==> flow/design.v <==
module if_stage  (input logic 	      clk,              
				  input logic 	      rst,              
				  input logic 	      mem_wb_valid_inst, 
			      input logic   	  ex_take_branch_out, 
				  input logic [31:0]  ex_target_PC_out,   
				  input logic [31:0]  Imem2proc_data,     
				  input logic		  id_hazard_flag,
				  output logic [31:0] proc2Imem_addr,     
				  output logic [31:0] if_PC_out,          
				  output logic [31:0] if_NPC_out,         
			      output logic [31:0] if_IR_out,          
				  output logic        if_valid_inst_out   
				  );
logic [31:0] PC_reg; 				    
logic [31:0] PC_plus_4;
logic [31:0] next_PC;
logic 	PC_enable;
assign proc2Imem_addr ={PC_reg[31:2], 2'b0};
assign if_IR_out = Imem2proc_data;
assign PC_plus_4 = PC_reg + 4;
assign next_PC = (ex_take_branch_out) ? ex_target_PC_out : PC_plus_4;
assign PC_enable = ~id_hazard_flag;
assign if_PC_out = PC_reg;
assign if_NPC_out = PC_plus_4;
always_ff @(posedge clk) begin
	if(rst)
		PC_reg <= 0;        
	else if(PC_enable)
		PC_reg <= next_PC;  
end 
always_ff @(posedge clk) begin
	if (rst)
		if_valid_inst_out <= 1; 
	else
		if_valid_inst_out <= mem_wb_valid_inst;
end
endmodule   
---- Step by step through the tools: if_stage ----
What the tools print for if_stage, step after step.
Line numbers count from 1 in the design file above.
Operators carry their Yosys type and port widths (W data, S select, Z words).
A cell with -- has no value.
set-up
  top ..................................... if_stage
  clock input ............................. clk
  standard-cell library ................... sky130hd
  timing corner ........................... tt_025C_1v80

---- Word-level counts ----
Counts by Yosys on the flattened word-level netlist (proc, flatten, opt, wreduce; memories kept). Register bits leave out memories and registers merged into their read ports (data or address); mux counts leave out enables and synchronous resets folded into registers. Print and check cells are left out. Cells with the same type and inputs are merged into one.
bit counts
  output and inout port bits .............. 129
  cells after elaboration ................. 4
  bits of input ports ..................... 69
  register bits ........................... 33
operators by class
  multiplexer cells ....................... 1
  add/sub/neg operators ................... 1
operator list
  operator                 number
  $add A32 B3 Y32 const B  1
  $mux W32                 1

---- Logic depth ----
Depth = most cells in a row (Yosys ltp): at word level without a register or memory, in the mapped netlist without a sequential cell, where the memories' decode and read muxes count.
depth
  depth in word-level cells ............... 2
  ABC_AREA ................................ 0
  depth in mapped cells ................... 7
  gate-level depth less buffers ........... 6

---- Netlist ----
Source: synth_stat.txt of the flow (Yosys; design flattened, memories mapped). It holds for the ABC_AREA given above (unset counts as 0); a run with the other value may have another netlist.
The area totals of this step are shown rounded.
mapped netlist
  chip area (Yosys) ....................... 0.00278 mm²
  flip-flop cells ......................... 33
  buffers ................................. 90
  mapped cells ............................ 353
  area of sequential cells ................ 0.000661 mm²
cell types
  cell                        number  area in all (µm²)
  sky130_fd_sc_hd__dfxtp_1    33      660.634
  sky130_fd_sc_hd__buf_4      68      510.49
  sky130_fd_sc_hd__xnor2_1    14      122.618
  sky130_fd_sc_hd__xor2_1     14      122.618
  sky130_fd_sc_hd__a22oi_1    15      112.608
  sky130_fd_sc_hd__nor2_1     30      112.608
  sky130_fd_sc_hd__a21oi_1    18      90.086
  sky130_fd_sc_hd__nand2_1    24      90.086
  sky130_fd_sc_hd__o2bb2ai_1  8       70.067
  sky130_fd_sc_hd__o21ai_0    12      60.058
  sky130_fd_sc_hd__mux2i_1    5       50.048
  sky130_fd_sc_hd__nand3_1    8       40.038
  sky130_fd_sc_hd__nand4_1    6       37.536
  sky130_fd_sc_hd__nand4_2    3       37.536
  sky130_fd_sc_hd__nor4_1     6       37.536
  sky130_fd_sc_hd__and4_1     4       35.034
  sky130_fd_sc_hd__clkbuf_1   9       33.782
  sky130_fd_sc_hd__and3_1     5       31.28
Not listed: further types 37, cells in them 71.

---- Timing after synthesis ----
OpenSTA on the mapped netlist: ideal clock, no wires. The path of least setup slack (recovery checks aside). Input and output delay are each 20% of the period. Register names are those of the netlist, which keeps one name where synthesis merged equal registers.
path post-synthesis
  kind .................................... register -> output
  start point ............................. register PC_reg[2]
  end point ............................... output if_NPC_out[26]
  launch time at the first pin ............ 0 ps
  data arrival time ....................... 1937 ps
  output delay ............................ 532 ps
  stages on the path ...................... 6
  data required time ...................... 2128 ps
  path slack .............................. 191 ps
  buffers on the path ..................... 0
  delay of the path ....................... 1937 ps
  period .................................. 2660 ps
  synthesis period reached ................ 2469 ps
"delay of the path" is the arrival time less input delay plus setup time.
At an output port there is no setup time.
"stages on the path": output pins that drive a net of the path, with the launching flip-flop's if there is one; two outputs of one cell count as two.
"synthesis period reached" is the clock period less the worst setup slack; recovery checks do not enter. This is arithmetic on one report: input and output delays are still those of the set period (20% each).
Between the ends stands the longest chain of elaborated cells between them, by number of cells; it is not shown to be the way that was timed. Of several equally long chains one is given.
Each line given opens the expression or statement behind the cell; cells for indexed reads and writes are added by Yosys, which also makes memories of some case tables.
between the ends, post-synthesis
  path through ............................ sky130_fd_sc_hd__dfxtp_1 > sky130_fd_sc_hd__ha_1 > sky130_fd_sc_hd__nand3_2 > sky130_fd_sc_hd__or3_1 > sky130_fd_sc_hd__nor4_1 > sky130_fd_sc_hd__xor2_1
  cells in the longest elaborated chain ... 1
  elaborated cells on any way between the ends .. 1
  RTL lines with such cells ............... 1
  classes of those cells .................. add/sub: 1
RTL lines, path post-synthesis
  what             RTL line  text
  start, declared  14        logic [31:0] PC_reg;
  start, assigned  27        PC_reg <= 0;
  start, assigned  29        PC_reg <= next_PC;
  $add A32 B3 Y32  20        assign PC_plus_4 = PC_reg + 4;
  end, declared    10        output logic [31:0] if_NPC_out,

---- Path in the finished layout ----
Path of least setup slack in the final report of flow run 1 (OpenROAD, finished layout, wires in). Where an end is a register, its clock arrival counts in the times.
The report prints the path's times to 10 ps; the period is as set.
path post-layout
  kind .................................... register -> output
  start point ............................. register PC_reg[2]
  end point ............................... output if_NPC_out[24]
  path slack .............................. 630 ps
  period .................................. 5110 ps
  buffers on the path ..................... 1
  data arrival time ....................... 3460 ps
  launch time at the first pin ............ 300 ps
  stages on the path ...................... 7
  data required time ...................... 4090 ps
  output delay ............................ 1020 ps
Between the ends stands the longest chain of elaborated cells between them, by number of cells; it is not shown to be the way that was timed. Of several equally long chains one is given.
between the ends, post-layout
  path through ............................ sky130_fd_sc_hd__dfxtp_1 > sky130_fd_sc_hd__ha_1 > sky130_fd_sc_hd__nand3_2 > sky130_fd_sc_hd__nor3_1 > sky130_fd_sc_hd__nand3_1 > sky130_fd_sc_hd__xnor2_1 > sky130_fd_sc_hd__clkdlybuf4s50_1
  cells in the longest elaborated chain ... 1
  elaborated cells on any way between the ends .. 1
  RTL lines with such cells ............... 1
  classes of those cells .................. add/sub: 1
RTL lines, path post-layout
  what             RTL line  text
  start, declared  14        logic [31:0] PC_reg;
  start, assigned  27        PC_reg <= 0;
  start, assigned  29        PC_reg <= next_PC;
  $add A32 B3 Y32  20        assign PC_plus_4 = PC_reg + 4;
  end, declared    10        output logic [31:0] if_NPC_out,

==> results <==
Measured results for if_stage: 2 stored runs of the Yosys and OpenROAD flow on sky130hd. The settings differ; the order carries no meaning. The constraints put input and output delay at 20% of the set period each and load the outputs with 0.01 pF.
"achieved clock period" means the clock period less the worst setup slack. The figure is calculated, with input and output delays left at 20% of the set period.
"critical path time" = time allowed to the worst setup path (clock period - input delay - output delay, where it has them) - its slack; a late launch clock adds to it, a late capture clock takes from it.
By "overall power" is meant OpenSTA's value without simulated activity: inputs other than the clock are taken to toggle once in ten clock periods, and the tool carries that through the logic.
"critical path time" is given in steps of 10 ps.
Results are given in rounded form.

---- flow run 1 ----
settings
  period_ns = 5.11
  CORE_UTILIZATION = 40
  PLACE_DENSITY_LB_ADDON = 0.16
  CORE_MARGIN = 7
  CELL_PAD_IN_SITES_DETAIL_PLACEMENT = 2
  CTS_CLUSTER_DIAMETER = 174
  CAP_MARGIN = 20
  SLEW_MARGIN = 20
results
  standard-cell area of the final layout .. 0.00371 mm²
  worst hold slack in the final report .... 562 ps
  total die area .......................... 0.00947 mm²
  post-route utilization .................. 0.549
  critical path time ...................... 3460 ps
  worst setup path type ................... register -> output
  total negative slack on setup checks .... 0 ps
  achieved clock period ................... 4485 ps
  worst setup slack after layout .......... 625 ps
  chip area after synthesis (Yosys) ....... 0.00278 mm²
  overall power ........................... 0.798 mW

---- flow run 2 ----
settings
  period_ns = 2.61
  CORE_UTILIZATION = 19
  SETUP_SLACK_MARGIN = 0.5
  CELL_PAD_IN_SITES_DETAIL_PLACEMENT = 1
  GPL_TIMING_DRIVEN = 1
  GPL_ROUTABILITY_DRIVEN = 0
  SLEW_MARGIN = 5
  MIN_ROUTING_LAYER = met1
  CAP_MARGIN = 20
  CORE_MARGIN = 2
results
  standard-cell area of the final layout .. 0.005 mm²
  worst hold slack in the final report .... 550 ps
  total die area .......................... 0.0156 mm²
  post-route utilization .................. 0.347
  critical path time ...................... 2020 ps
  worst setup path type ................... register -> output
  total negative slack on setup checks .... 0 ps
  achieved clock period ................... 2541 ps
  worst setup slack after layout .......... 69 ps
  chip area after synthesis (Yosys) ....... 0.00278 mm²
  overall power ........................... 1.84 mW
